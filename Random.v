==> flow/design.v <==
module Random (clk, reseed, seed_val, out);
    input clk, reseed;
    input [31: 0] seed_val;
    output wire [15: 0] out;
    reg [31: 0] state = 0;
    always @(posedge clk) begin
        if (reseed) state <= seed_val;
        else begin
            state <= state * 32'h343fd + 32'h269EC3;
        end
    end
    assign out = (state >> 16) & 16'h7fff;
endmodule
# == From RTL to reports: Random ==
# What the tools print for Random, step after step.
# Lines are those of the file above, counted from 1.
# Library cell names are shortened.
# A cell with - has no value.
# design
design,Random
clock,clk
lib,sky130hd
lib_corner,tt_025C_1v80

# == Word level ==
# Counts by Yosys on the flattened word-level netlist (proc, flatten, opt, wreduce; memories kept). Register bits leave out memories and registers merged into their read ports (data or address); mux counts leave out enables and synchronous resets folded into registers. Print and check cells are left out. Cells with the same type and inputs are merged into one.
# word_totals
regBits,32
inputBits,34
# op_classes
muxes,1
n_mul,1
n_addsub,1
# op_table
op,count
32-bit by 18-bit multiplier with 32-bit output (second input constant),1
32-bit by 22-bit adder with 32-bit output (second input constant),1
32-bit 2-to-1 mux,1

# == Logic depth ==
# Longest topological path by Yosys (ltp), each cell counted once; first at word level (registers and memories cut), then after technology mapping (sequential cells cut; the memories' decode and read muxes count).
# logic_depth
word_depth,3
ABC_AREA,0
ltp_mapped,21
depth_no_buf,20

# == Netlist ==
# Source: synth_stat.txt of the flow (Yosys; design flattened, memories mapped). It holds for the ABC_AREA given above (unset counts as 0); a run with the other value may have another netlist.
# by_type
type,count,area_total_um2
fa_1,174,3.48E+03
ha_1,135,1689.12
inv_1,345,1.29E+03
dfxtp_1,31,620.595
xnor2_1,31,271.51
o21ai_0,33,165.158
nand2_1,38,142.637
xor2_1,15,131.376
a21oi_1,25,125.12
buf_4,16,120.115
a211oi_1,10,75.072
a21o_1,10,75.072
o21a_1,8,60.058
nor2_1,15,56.304
nor3_1,10,50.048
o31ai_1,6,45.043
nand3_1,8,40.038
and2_1,6,37.536
# Other cell types: 39; their cells: 79.
# synth_totals
cell_count,995
seqArea_mm2,0.0006206
ff_cells,31
synth_area_mm2,0.0090662

# == Timing after synthesis ==
# Source: OpenSTA report_checks on the synthesized netlist (no wires, ideal clock, input and output delay 20% of the period each), path of least setup slack; recovery checks are left aside. Register names are those of the netlist, which keeps one name where synthesis merged equal registers.
# synth_path
path_type,register to register
start,reg state[4]
end,reg state[27]
slack_ns,3.056
path_delay_ns,5.404
stages,19
arrival_ns,5.288
clock_period_ns,8.46
period_less_setup_slack_ns,5.404
# "path_delay_ns" is the arrival time less input delay plus setup time.
# "stages": output pins that drive a net of the path, with the launching flip-flop's if there is one; two outputs of one cell count as two.
# "period_less_setup_slack_ns" = period - worst setup slack (recovery checks aside). The figure is calculated, with input and output delays left at 20% of the set period.
# Between the ends stands the longest chain of elaborated cells between them, by number of cells; it is not shown to be the way that was timed. Of several equally long chains one is given.
# A line is the first line of the expression or statement that the cell stems from. Yosys adds cells for indexed reads and writes and turns some case tables into memories.
# synth_via
path_cell_list,dfxtp_1 inv_1 fa_1 fa_1 fa_1 inv_1 fa_1 fa_1 inv_1 fa_1 inv_1 ha_1 a21oi_1 o21ai_0 a311oi_1 a21oi_1 o31ai_1 nand3_1 a31o_2
elab_chain_cells,3
# synth_lines
element,line_no,text
start: declaration,5,reg [31: 0] state = 0;
start: assignment,7,if (reseed) state <= seed_val;
start: assignment,9,state <= state * 32'h343fd + 32'h269EC3;
32-bit by 18-bit multiplier with 32-bit output,9,
32-bit by 22-bit adder with 32-bit output,9,
32-bit 2-to-1 mux,7,
end: assignment,7,
end: assignment,9,
end: declaration,5,

# == Worst path after layout ==
# Path of least setup slack in the final report of stored run 2 (OpenROAD, finished layout, wires in). Where an end is a register, its clock arrival counts in the times.
# layout_path
path_type,register to register
start,reg state[5]
end,reg state[28]
clock_period_ns,3.72
slack_ns,-1.62
arrival_ns,5.56
stages,20
# Between the ends stands the longest chain of elaborated cells between them, by number of cells; it is not shown to be the way that was timed. Of several equally long chains one is given.
# layout_via
path_cell_list,dfxtp_4 buf_6 fa_2 inv_2 fa_1 fa_1 inv_2 fa_1 inv_2 fa_1 fa_1 inv_2 ha_4 and3_4 o2111a_2 o21ai_2 a41o_4 o311a_1 or3_1 a31oi_1
elab_chain_cells,3
# layout_lines
element,line_no,text
start: declaration,5,reg [31: 0] state = 0;
start: assignment,7,if (reseed) state <= seed_val;
start: assignment,9,state <= state * 32'h343fd + 32'h269EC3;
32-bit by 18-bit multiplier with 32-bit output,9,
32-bit by 22-bit adder with 32-bit output,9,
32-bit 2-to-1 mux,7,
end: assignment,7,
end: assignment,9,
end: declaration,5,

# Record of 2 stored runs of the RTL-to-layout flow on Random, platform sky130hd. The runs are unordered. Constraints: input delay and output delay 20% of the set period each, output load 0.01 pF.
# "achievedPeriod_ns" means the clock period less the worst setup slack. The figure is calculated, with input and output delays left at 20% of the set period.
# "worst_path_time_ns" is the time allowed to the run's worst setup path (the clock period less input and output delay, where it has them) less its slack. Clock arrival times count: a late capture clock shortens it, a late launch clock lengthens it.
# Among the settings, -- means not set for that run.
# Results: -- = not shown.
stored run,period_ns,CORE_UTILIZATION,SETUP_SLACK_MARGIN,PLACE_DENSITY_LB_ADDON,HOLD_SLACK_MARGIN,CORE_ASPECT_RATIO,CELL_PAD_IN_SITES_GLOBAL_PLACEMENT,CELL_PAD_IN_SITES_DETAIL_PLACEMENT,GPL_TIMING_DRIVEN,CTS_CLUSTER_DIAMETER,CAP_MARGIN,SLEW_MARGIN,CORE_MARGIN,ABC_AREA,GPL_ROUTABILITY_DRIVEN,worst_path_time_ns,critical_path_kind,util_pct,synth_chip_area_mm2,worstSetupSlack_ns,fin_hold_ws_ns,final_die_area_mm2,timing.setup.tns_ns,final_cell_area_mm2,achievedPeriod_ns
stored run 1,3.92,44,-0.03,0.2,0.13,0.85,0,2,1,314,40,30,2,--,--,--,--,--,--,--,--,--,--,--,--
stored run 2,3.72,28,--,0.07,--,1.21,--,--,--,396,20,0,10,0,1,5.34,register to register,39.2,0.0090662,-1.622,0.640,0.0400096,-31.300,0.012537,5.342
# Stored run 1: not finished: placement ended with error DPL-0033
