==> flow/design.v <==
module Monster_state_calculator(m0, m1, m2, m3, m4, m5, m6, m7, m8, m9, m10, m11, x_bg, y_bg, addr_monster, monster_up_on, monster_down_on, monster_left_on, monster_right_on);
    input wire [18: 0] m0, m1, m2, m3, m4, m5, m6, m7, m8, m9, m10, m11;
    input wire [7: 0] x_bg, y_bg;
    output wire [8: 0] addr_monster;
    output wire monster_up_on, monster_down_on, monster_left_on, monster_right_on;
    parameter
        MONS_W = 20,
        MONS_H = 21,
        MONSTERS = 12;
    wire [11: 0] monster;
    wire [7: 0] x_monster, y_monster;
    wire [11: 0] addr;
    assign monster[0] = m0[0] && (x_bg >= m0[10: 3]) && (x_bg < m0[10: 3] + MONS_W) && (y_bg >= m0[18: 11]) && (y_bg < m0[18: 11] + MONS_H);
    assign monster[1] = m1[0] && (x_bg >= m1[10: 3]) && (x_bg < m1[10: 3] + MONS_W) && (y_bg >= m1[18: 11]) && (y_bg < m1[18: 11] + MONS_H);
    assign monster[2] = m2[0] && (x_bg >= m2[10: 3]) && (x_bg < m2[10: 3] + MONS_W) && (y_bg >= m2[18: 11]) && (y_bg < m2[18: 11] + MONS_H);
    assign monster[3] = m3[0] && (x_bg >= m3[10: 3]) && (x_bg < m3[10: 3] + MONS_W) && (y_bg >= m3[18: 11]) && (y_bg < m3[18: 11] + MONS_H);
    assign monster[4] = m4[0] && (x_bg >= m4[10: 3]) && (x_bg < m4[10: 3] + MONS_W) && (y_bg >= m4[18: 11]) && (y_bg < m4[18: 11] + MONS_H);
    assign monster[5] = m5[0] && (x_bg >= m5[10: 3]) && (x_bg < m5[10: 3] + MONS_W) && (y_bg >= m5[18: 11]) && (y_bg < m5[18: 11] + MONS_H);
    assign monster[6] = m6[0] && (x_bg >= m6[10: 3]) && (x_bg < m6[10: 3] + MONS_W) && (y_bg >= m6[18: 11]) && (y_bg < m6[18: 11] + MONS_H);
    assign monster[7] = m7[0] && (x_bg >= m7[10: 3]) && (x_bg < m7[10: 3] + MONS_W) && (y_bg >= m7[18: 11]) && (y_bg < m7[18: 11] + MONS_H);
    assign monster[8] = m8[0] && (x_bg >= m8[10: 3]) && (x_bg < m8[10: 3] + MONS_W) && (y_bg >= m8[18: 11]) && (y_bg < m8[18: 11] + MONS_H);
    assign monster[9] = m9[0] && (x_bg >= m9[10: 3]) && (x_bg < m9[10: 3] + MONS_W) && (y_bg >= m9[18: 11]) && (y_bg < m9[18: 11] + MONS_H);
    assign monster[10] = m10[0] && (x_bg >= m10[10: 3]) && (x_bg < m10[10: 3] + MONS_W) && (y_bg >= m10[18: 11]) && (y_bg < m10[18: 11] + MONS_H);
    assign monster[11] = m11[0] && (x_bg >= m11[10: 3]) && (x_bg < m11[10: 3] + MONS_W) && (y_bg >= m11[18: 11]) && (y_bg < m11[18: 11] + MONS_H);
    assign monster_up_on = (m0[2: 1] == 2'b00 && monster[0]) || (m1[2: 1] == 2'b00 && monster[1]) || (m2[2: 1] == 2'b00 && monster[2]) || (m3[2: 1] == 2'b00 && monster[3]) || (m4[2: 1] == 2'b00 && monster[4]) || (m5[2: 1] == 2'b00 && monster[5]) || (m6[2: 1] == 2'b00 && monster[6]) || (m7[2: 1] == 2'b00 && monster[7]) || (m8[2: 1] == 2'b00 && monster[8]) || (m9[2: 1] == 2'b00 && monster[9]) || (m10[2: 1] == 2'b00 && monster[10]) || (m11[2: 1] == 2'b00 && monster[11]);
    assign monster_down_on = (m0[2: 1] == 2'b01 && monster[0]) || (m1[2: 1] == 2'b01 && monster[1]) || (m2[2: 1] == 2'b01 && monster[2]) || (m3[2: 1] == 2'b01 && monster[3]) || (m4[2: 1] == 2'b01 && monster[4]) || (m5[2: 1] == 2'b01 && monster[5]) || (m6[2: 1] == 2'b01 && monster[6]) || (m7[2: 1] == 2'b01 && monster[7]) || (m8[2: 1] == 2'b01 && monster[8]) || (m9[2: 1] == 2'b01 && monster[9]) || (m10[2: 1] == 2'b01 && monster[10]) || (m11[2: 1] == 2'b01 && monster[11]);
    assign monster_left_on = (m0[2: 1] == 2'b10 && monster[0]) || (m1[2: 1] == 2'b10 && monster[1]) || (m2[2: 1] == 2'b10 && monster[2]) || (m3[2: 1] == 2'b10 && monster[3]) || (m4[2: 1] == 2'b10 && monster[4]) || (m5[2: 1] == 2'b10 && monster[5]) || (m6[2: 1] == 2'b10 && monster[6]) || (m7[2: 1] == 2'b10 && monster[7]) || (m8[2: 1] == 2'b10 && monster[8]) || (m9[2: 1] == 2'b10 && monster[9]) || (m10[2: 1] == 2'b10 && monster[10]) || (m11[2: 1] == 2'b10 && monster[11]);
    assign monster_right_on = (m0[2: 1] == 2'b11 && monster[0]) || (m1[2: 1] == 2'b11 && monster[1]) || (m2[2: 1] == 2'b11 && monster[2]) || (m3[2: 1] == 2'b11 && monster[3]) || (m4[2: 1] == 2'b11 && monster[4]) || (m5[2: 1] == 2'b11 && monster[5]) || (m6[2: 1] == 2'b11 && monster[6]) || (m7[2: 1] == 2'b11 && monster[7]) || (m8[2: 1] == 2'b11 && monster[8]) || (m9[2: 1] == 2'b11 && monster[9]) || (m10[2: 1] == 2'b11 && monster[10]) || (m11[2: 1] == 2'b11 && monster[11]);
    assign x_monster = ({8{monster[0]}} & (x_bg - m0[10: 3])) |
        ({8{monster[1]}} & (x_bg - m1[10: 3])) |
        ({8{monster[2]}} & (x_bg - m2[10: 3])) |
        ({8{monster[3]}} & (x_bg - m3[10: 3])) |
        ({8{monster[4]}} & (x_bg - m4[10: 3])) |
        ({8{monster[5]}} & (x_bg - m5[10: 3])) |
        ({8{monster[6]}} & (x_bg - m6[10: 3])) |
        ({8{monster[7]}} & (x_bg - m7[10: 3])) |
        ({8{monster[8]}} & (x_bg - m8[10: 3])) |
        ({8{monster[9]}} & (x_bg - m9[10: 3])) |
        ({8{monster[10]}} & (x_bg - m10[10: 3])) |
        ({8{monster[11]}} & (x_bg - m11[10: 3]));
    assign y_monster = ({8{monster[0]}} & (y_bg - m0[18: 11])) |
        ({8{monster[1]}} & (y_bg - m1[18: 11])) |
        ({8{monster[2]}} & (y_bg - m2[18: 11])) |
        ({8{monster[3]}} & (y_bg - m3[18: 11])) |
        ({8{monster[4]}} & (y_bg - m4[18: 11])) |
        ({8{monster[5]}} & (y_bg - m5[18: 11])) |
        ({8{monster[6]}} & (y_bg - m6[18: 11])) |
        ({8{monster[7]}} & (y_bg - m7[18: 11])) |
        ({8{monster[8]}} & (y_bg - m8[18: 11])) |
        ({8{monster[9]}} & (y_bg - m9[18: 11])) |
        ({8{monster[10]}} & (y_bg - m10[18: 11])) |
        ({8{monster[11]}} & (y_bg - m11[18: 11]));
    assign addr = {y_monster, 4'b0000} + {2'b00, y_monster, 2'b00} + {4'b0000, x_monster};
    assign addr_monster = addr[8: 0];
endmodule
module VGA_selector(alive, clk_vga, clk_hero, clk_pace, data_bg, data_hero_main_0, data_hero_main_1, data_hero_up, data_hero_down, data_hero_left, data_hero_right, data_monster_up_0, data_monster_up_1, data_monster_down_0, data_monster_down_1, data_monster_left_0, data_monster_left_1, data_monster_right_0, data_monster_right_1, addr_bg, addr_hero, addr_monster, state_monsters, state_hero, x_ptr, y_ptr, pressing, RGB);
    input wire clk_vga, clk_hero, clk_pace, alive;
    input wire pressing;
    input wire [7: 0] data_bg, data_hero_main_0, data_hero_main_1, data_hero_up, data_hero_down, data_hero_left, data_hero_right, data_monster_up_0, data_monster_up_1, data_monster_down_0, data_monster_down_1, data_monster_left_0, data_monster_left_1, data_monster_right_0, data_monster_right_1;
    input wire [227: 0] state_monsters;
    input wire [1: 0] state_hero;
    input wire [9: 0] x_ptr, y_ptr;
    output wire [15: 0] addr_bg;
    output wire [8: 0] addr_hero, addr_monster;
    output reg [7: 0] RGB;
    wire [7: 0] x_bg, y_bg;
    wire [4: 0] x_hero, y_hero;
    wire bg_on, hero_main_on, hero_up_on, hero_down_on, hero_left_on, hero_right_on;
    wire monster_up_on, monster_down_on, monster_left_on, monster_right_on, monster_on;
    parameter
        TRANSPARENT = 8'b11111100,
        LEFT = 155,
        BG_W = 330,
        BG_H = 480,
        HERO_LEFT = 72,
        HERO_UP = 112,
        HERO_W = 21,
        HERO_MAIN_H = 15,
        HERO_HORI_H = 19,
        HERO_VERT_H = 16,
        MONS_W = 20,
        MONS_H = 21,
        MONSTERS = 12;
    assign x_bg = (x_ptr - LEFT) / 2;
    assign y_bg = y_ptr / 2;
    assign x_hero = x_bg - HERO_LEFT;
    assign y_hero = y_bg - HERO_UP;
    assign addr_bg = {1'b0, y_bg, 7'b0000000} + {3'b000, y_bg, 5'b00000} + {6'b000000, y_bg, 2'b00} + {8'b00000000, y_bg} + {8'b00000000, x_bg};
    assign addr_hero = {y_hero, 4'b0000} + {2'b00, y_hero, 2'b00} + {4'b0000, y_hero} + {4'b0000, x_hero};
    assign bg_on = (x_ptr >= LEFT) && (x_ptr < LEFT + BG_W) && (y_ptr >= 0) && (y_ptr < BG_H);
    assign hero_main_on = (x_bg >= HERO_LEFT) && (x_bg < HERO_LEFT + HERO_W) && (y_bg >= HERO_UP) && (y_bg < HERO_UP + HERO_MAIN_H);
    assign hero_up_on = (x_bg >= HERO_LEFT) && (x_bg < HERO_LEFT + HERO_W) && (y_bg >= HERO_UP) && (y_bg < HERO_UP + HERO_VERT_H);
    assign hero_down_on = (x_bg >= HERO_LEFT) && (x_bg < HERO_LEFT + HERO_W) && (y_bg >= HERO_UP) && (y_bg < HERO_UP + HERO_VERT_H);
    assign hero_left_on = (x_bg >= HERO_LEFT) && (x_bg < HERO_LEFT + HERO_W) && (y_bg >= HERO_UP) && (y_bg < HERO_UP + HERO_HORI_H);
    assign hero_right_on = (x_bg >= HERO_LEFT) && (x_bg < HERO_LEFT + HERO_W) && (y_bg >= HERO_UP) && (y_bg < HERO_UP + HERO_HORI_H);
    assign monster_on = monster_up_on | monster_down_on | monster_left_on | monster_right_on;
    Monster_state_calculator monster_state_calculator(state_monsters[18: 0], state_monsters[37: 19], state_monsters[56: 38], state_monsters[75: 57], state_monsters[94: 76], state_monsters[113: 95], state_monsters[132: 114], state_monsters[151: 133], state_monsters[170: 152], state_monsters[189: 171], state_monsters[208: 190], state_monsters[227: 209], x_bg, y_bg, addr_monster, monster_up_on, monster_down_on, monster_left_on, monster_right_on);
    always @(posedge clk_vga) begin
        if (bg_on) begin
            if (alive && monster_on) begin
                if (monster_up_on && clk_hero && data_monster_up_0 != TRANSPARENT) begin
                    RGB <= data_monster_up_0;
                end
                else if (monster_up_on && !clk_hero && data_monster_up_1 != TRANSPARENT) begin
                    RGB <= data_monster_up_1;
                end
                else if (monster_down_on && clk_hero && data_monster_down_0 != TRANSPARENT) begin
                    RGB <= data_monster_down_0;
                end
                else if (monster_down_on && !clk_hero && data_monster_down_1 != TRANSPARENT) begin
                    RGB <= data_monster_down_1;
                end
                else if (monster_left_on && clk_hero && data_monster_left_0 != TRANSPARENT) begin
                    RGB <= data_monster_left_0;
                end
                else if (monster_left_on && !clk_hero && data_monster_left_1 != TRANSPARENT) begin
                    RGB <= data_monster_left_1;
                end
                else if (monster_right_on && clk_hero && data_monster_right_0 != TRANSPARENT) begin
                    RGB <= data_monster_right_0;
                end
                else if (monster_right_on && !clk_hero && data_monster_right_1 != TRANSPARENT) begin
                    RGB <= data_monster_right_1;
                end
                else
                    RGB <= data_bg;
            end
            else if (pressing) begin
                case (state_hero)
                    2'b00: begin
                        if (hero_up_on && data_hero_up != TRANSPARENT)
                            RGB <= data_hero_up;
                        else
                            RGB <= data_bg;
                    end
                    2'b01: begin
                        if (hero_down_on && data_hero_down != TRANSPARENT)
                            RGB <= data_hero_down;
                        else
                            RGB <= data_bg;
                    end
                    2'b10: begin
                        if (hero_left_on && data_hero_left != TRANSPARENT)
                            RGB <= data_hero_left;
                        else
                            RGB <= data_bg;
                    end
                    2'b11: begin
                        if (hero_right_on && data_hero_right != TRANSPARENT)
                            RGB <= data_hero_right;
                        else
                            RGB <= data_bg;
                    end
                endcase
            end
            else if (hero_main_on && clk_hero && data_hero_main_0 != TRANSPARENT)
                RGB <= data_hero_main_0;
            else if (hero_main_on && !clk_hero && data_hero_main_1 != TRANSPARENT)
                RGB <= data_hero_main_1;
            else
                RGB <= data_bg;
        end
        else
            RGB <= 8'b0;
    end
endmodule
-- Step by step through the tools: VGA_selector
Tool output for the design above, in the order of the flow.
Lines are those of the file above, counted from 1.
Operators: Yosys type, input widths -> output width; for muxes data width and select width s.
The mark -- stands for no value.
- top module: VGA_selector
- clock input: clk_vga
- library: sky130hd
- library corner: tt_025C_1v80

-- Elaborated design
Source: Yosys, flattened and elaborated, memories not mapped. Widths are those after wreduce; folded enables and synchronous resets count as part of the registers. Registers that Yosys merges into a memory's read port (data or address) are not register bits. Print and check cells do not count. Equal cells are merged and count once.
- noted $add $sub $neg: 60
- multiply operators: 0
- div/mod/pow operators: 0
- magnitude comparators at 58
- equality and inequality tests: 53
- noted shift-type cells: 0
- noted multiplexer cells: 17
- bitwise operators: 49
- noted reduce/logical cells: 187
- operators with widths (cell ; count):
    $add 8x5->9 const B ; 24
    $lt 8x9->1 ; 24
    $ge 8x8->1 ; 24
    $logic_and 1x1->1 ; 129
    $mux 8 ; 16
    $ne 8x8->1 const B ; 14
    $sub 8x8->8 ; 12
    $and 8x8->8 ; 12
    $or 8x8->8 ; 11
    $sub 7x7->7 ; 12
    $and 7x7->7 ; 12
    $or 7x7->7 ; 11
    $eq 2x2->1 const B ; 26
    $logic_or 1x1->1 ; 44
    $add 16x8->16 ; 2
    $pmux 8 s4 ; 1
    $eq 2x1->1 const B ; 13
    $logic_not 2->1 ; 13
    $lt 10x9->1 const B ; 2
    $add 9x5->9 ; 2
    $add 15x13->16 ; 1
    $add 16x10->16 ; 1
    $ge 8x7->1 const B ; 2
    $lt 8x7->1 const B ; 2
    $lt 8x8->1 const B ; 2
    $ge 10x1->1 const B ; 1
    $ge 10x8->1 const B ; 1
    $add 9x7->9 ; 1
Other operator kinds: 7; their cells: 9.
- flip-flop bits (word level) at 8
- bits in latches: 0
- RAM bits: 0
- noted memory bits (read-only): 0
- clocked read ports x word width at 0
- memory cells: 0
- noted input port bits: 375
- output and inout bits at 42

-- Logic depth
Yosys ltp: most cells in a row. Word level: on the elaborated netlist, between registers, memories and ports. Mapped: between sequential cells and ports; inverters and the memories' decode and read muxes count.
- word-level depth at 29
- ABC_AREA at 0
- depth in mapped cells at 29
- mapped depth without buffers at 27

-- Synthesis result
The flow's flattened synthesis, as Yosys stat reports it; memories are mapped. The netlist is that of the ABC_AREA named above (0 if unset); the other value can give another one.
- mapped cells at 2508
- chip area (Yosys): 19185.9 um^2
- noted flip-flops: 8
- noted buffer cells: 47
- cell types (cell type ; count ; area in all (um^2)):
    sky130_fd_sc_hd__ha_1 ; 420 ; 5255.04
    sky130_fd_sc_hd__xnor2_1 ; 194 ; 1699.13
    sky130_fd_sc_hd__inv_1 ; 301 ; 1.13E+03
    sky130_fd_sc_hd__fa_1 ; 46 ; 920.883
    sky130_fd_sc_hd__a21oi_1 ; 180 ; 900.864
    sky130_fd_sc_hd__nor2_1 ; 177 ; 664.387
    sky130_fd_sc_hd__xor2_1 ; 71 ; 621.846
    sky130_fd_sc_hd__o21ai_0 ; 113 ; 565.542
    sky130_fd_sc_hd__a21o_1 ; 69 ; 517.997
    sky130_fd_sc_hd__mux2i_1 ; 40 ; 400.384
    sky130_fd_sc_hd__nand2_1 ; 101 ; 379.114
    sky130_fd_sc_hd__nor3_1 ; 53 ; 265.254
    sky130_fd_sc_hd__nand2b_1 ; 41 ; 256.496
    sky130_fd_sc_hd__nor2b_1 ; 41 ; 256.496
    sky130_fd_sc_hd__o21bai_1 ; 34 ; 255.245
    sky130_fd_sc_hd__a211oi_1 ; 32 ; 240.23
    sky130_fd_sc_hd__o21a_1 ; 30 ; 225.216
    sky130_fd_sc_hd__nand4_1 ; 35 ; 218.96
Other cell types: 83; their cells: 530.
By module: a second synthesis without flattening, with its own total; a netlist apart from the flattened one above.
- noted cell total of the unflattened synthesis: 2520
- area total of the unflattened synthesis at 19177.1 um^2
Rows give one instance, submodules left out.
- modules (module ; instances ; cells ; area (um^2) ; sequential area (um^2)):
    Monster_state_calculator ; 1 ; 1989 ; 15113.2 ; 0.0
    VGA_selector ; 1 ; 531 ; 4063.9 ; 160.2

-- Timing after synthesis
Source: OpenSTA report_checks on the synthesized netlist (no wires, ideal clock, input and output delay 20% of the period each), path of least setup slack; recovery checks are left aside. Register names are those of the netlist, which keeps one name where synthesis merged equal registers.
- path type: input port to output port
- start point: in x_ptr[0]
- end point: out addr_monster[8]
- period: 10.1 ns
- noted input delay: 2.020 ns
- noted external output delay: 2.020 ns
- launch time at the first pin at 2.020 ns
- noted arrival: 8.439 ns
- noted data required time: 8.080 ns
- path slack at -0.359 ns
- path delay: 6.419 ns
- stages on the path: 25
- path buffers at 1
- period reached after synthesis: 10.459 ns
"path delay" = arrival - input delay + setup time.
A path that ends at an output port has no setup time.
"stages on the path" counts driving pins, that of a launching flip-flop among them; a cell with two outputs on the path counts twice.
"period reached after synthesis" = period - worst setup slack (recovery checks aside). The figure is calculated, with input and output delays left at 20% of the set period.
The rows between start and end are the longest chain of elaborated cells between them; the timing report does not say that the signal goes this way. Where chains are equally long, one stands for them.
Each line given opens the expression or statement behind the cell; cells for indexed reads and writes are added by Yosys, which also makes memories of some case tables.
- path through: sky130_fd_sc_hd__ha_1 > sky130_fd_sc_hd__xnor2_1 > sky130_fd_sc_hd__inv_1 > sky130_fd_sc_hd__fa_1 > sky130_fd_sc_hd__o21bai_1 > sky130_fd_sc_hd__a21oi_1 > sky130_fd_sc_hd__a31oi_1 > sky130_fd_sc_hd__maj3_1 > sky130_fd_sc_hd__a21oi_1 > sky130_fd_sc_hd__nor4_2 > sky130_fd_sc_hd__buf_2 > sky130_fd_sc_hd__inv_1 > sky130_fd_sc_hd__o32ai_1 > sky130_fd_sc_hd__a221oi_1 > sky130_fd_sc_hd__and4_1 > sky130_fd_sc_hd__fa_1 > sky130_fd_sc_hd__inv_1 > sky130_fd_sc_hd__ha_1 > sky130_fd_sc_hd__a21o_1 > sky130_fd_sc_hd__a21oi_1 > sky130_fd_sc_hd__o21bai_1 > sky130_fd_sc_hd__a21oi_1 > sky130_fd_sc_hd__xnor2_1 > sky130_fd_sc_hd__xnor2_1 > sky130_fd_sc_hd__xnor2_1
- cells in the longest elaborated chain: 20
- elaborated cells on any way between the ends: 133
- source lines of those cells at 38
- classes of those cells: add/sub (15); compare (24); logic (46); reduce/logical (48)
- RTL lines, path after synthesis (what ; line ; text):
    start: declaration ; 62 ; input wire [9: 0] x_ptr, y_ptr;
    $sub 9x8->9 ; 84 ; assign x_bg = (x_ptr - LEFT) / 2;
    $ge 8x8->1 ; 13 ; assign monster[0] = m0[0] && (x_bg >= m0[10: 3]) && (x_bg < m0[10: 3] + MONS_W) && (y_bg >= m0[18: 11]) && (y_ ...
    $logic_and 1x1->1 (4 in a row) ; 13 ;
    $and 7x7->7 ; 41 ; assign y_monster = ({8{monster[0]}} & (y_bg - m0[18: 11])) |
    $or 7x7->7 (11 in a row) ; 41 ;
    $add 9x9->9 ; 53 ; assign addr = {y_monster, 4'b0000} + {2'b00, y_monster, 2'b00} + {4'b0000, x_monster};
    $add 9x8->9 ; 53 ;
    end: declaration ; 64 ; output wire [8: 0] addr_hero, addr_monster;

-- Worst path after layout
Path of least setup slack in the final report of record 2 (OpenROAD, finished layout, wires in). Where an end is a register, its clock arrival counts in the times.
- path type: input port to output port
- start point: in x_ptr[1]
- end point: out addr_monster[8]
- period: 8.68 ns
- noted input delay: 1.74 ns
- noted external output delay: 1.74 ns
- launch time at the first pin at 1.74 ns
- noted arrival: 7.29 ns
- noted data required time: 6.94 ns
- path slack at -0.34 ns
- stages on the path: 29
- path buffers at 7
The rows between start and end are the longest chain of elaborated cells between them; the timing report does not say that the signal goes this way. Where chains are equally long, one stands for them.
- path through: sky130_fd_sc_hd__buf_6 > sky130_fd_sc_hd__buf_4 > sky130_fd_sc_hd__a21oi_2 > sky130_fd_sc_hd__or3_4 > sky130_fd_sc_hd__and2_4 > sky130_fd_sc_hd__buf_12 > sky130_fd_sc_hd__buf_6 > sky130_fd_sc_hd__buf_6 > sky130_fd_sc_hd__ha_4 > sky130_fd_sc_hd__or3_1 > sky130_fd_sc_hd__o21ai_1 > sky130_fd_sc_hd__a31oi_1 > sky130_fd_sc_hd__maj3_2 > sky130_fd_sc_hd__a21oi_4 > sky130_fd_sc_hd__nor2_4 > sky130_fd_sc_hd__buf_4 > sky130_fd_sc_hd__a221oi_1 > sky130_fd_sc_hd__and4_4 > sky130_fd_sc_hd__fa_1 > sky130_fd_sc_hd__inv_1 > sky130_fd_sc_hd__ha_1 > sky130_fd_sc_hd__a21o_1 > sky130_fd_sc_hd__a21oi_4 > sky130_fd_sc_hd__o21bai_1 > sky130_fd_sc_hd__a21oi_1 > sky130_fd_sc_hd__xnor2_1 > sky130_fd_sc_hd__xnor2_1 > sky130_fd_sc_hd__xnor2_2 > sky130_fd_sc_hd__buf_2
- cells in the longest elaborated chain: 20
- elaborated cells on any way between the ends: 133
- source lines of those cells at 38
- classes of those cells: add/sub (15); compare (24); logic (46); reduce/logical (48)
- RTL lines, path after layout (what ; line ; text):
    start: declaration ; 62 ; input wire [9: 0] x_ptr, y_ptr;
    $sub 9x8->9 ; 84 ; assign x_bg = (x_ptr - LEFT) / 2;
    $ge 8x8->1 ; 13 ; assign monster[0] = m0[0] && (x_bg >= m0[10: 3]) && (x_bg < m0[10: 3] + MONS_W) && (y_bg >= m0[18: 11]) && (y_ ...
    $logic_and 1x1->1 (4 in a row) ; 13 ;
    $and 7x7->7 ; 41 ; assign y_monster = ({8{monster[0]}} & (y_bg - m0[18: 11])) |
    $or 7x7->7 (11 in a row) ; 41 ;
    $add 9x9->9 ; 53 ; assign addr = {y_monster, 4'b0000} + {2'b00, y_monster, 2'b00} + {4'b0000, x_monster};
    $add 9x8->9 ; 53 ;
    end: declaration ; 64 ; output wire [8: 0] addr_hero, addr_monster;

Lab notebook: VGA_selector

Design VGA_selector on sky130hd. What follows are 2 stored runs of the flow, each under its own settings; their order means nothing. The constraints put input and output delay at 20% of the set period each and load the outputs with 0.01 pF.
"achieved period" = clock period - worst setup slack. The figure is calculated, with input and output delays left at 20% of the set period.
"time of the worst setup path" = time allowed to the worst setup path (clock period - input delay - output delay, where it has them) - its slack; a late launch clock adds to it, a late capture clock takes from it.
"power consumption": no workload was simulated; the value follows from the tool's default switching activity.

Record 1
Settings were period_ns = 14.3; CORE_UTILIZATION = 52; PLACE_DENSITY = 0.73; CORE_MARGIN = 9; CELL_PAD_IN_SITES_GLOBAL_PLACEMENT = 3; CELL_PAD_IN_SITES_DETAIL_PLACEMENT = 1; GPL_TIMING_DRIVEN = 0; GPL_ROUTABILITY_DRIVEN = 0; SLEW_MARGIN = 5; MIN_ROUTING_LAYER = met1; MAX_ROUTING_LAYER = met5; CAP_MARGIN = 20
- no final report: placement broke off with GPL-0301

Record 2
Settings were period_ns = 8.68; CORE_UTILIZATION = 17; PLACE_DENSITY = 0.62; HOLD_SLACK_MARGIN = 0.05; CORE_MARGIN = 9; TNS_END_PERCENT = 15; GPL_TIMING_DRIVEN = 1; GPL_ROUTABILITY_DRIVEN = 1; CAP_MARGIN = 25; MAX_ROUTING_LAYER = met4; SLEW_MARGIN = 20
- chip area after synthesis (Yosys): 19185.9 um^2
- die outline area at 125277.0 um^2
- standard-cell area of the final layout at 32552.5 um^2
- utilization after layout at 0.293
- setup slack of the worst path at -0.342 ns
- post-route setup TNS: -0.458 ns
- post-route worst hold slack at 2.304 ns
- noted the power consumption: 3262 uW
- noted the achieved period: 9.022 ns
- time of the worst setup path: 5.55 ns
- critical path type: input port to output port
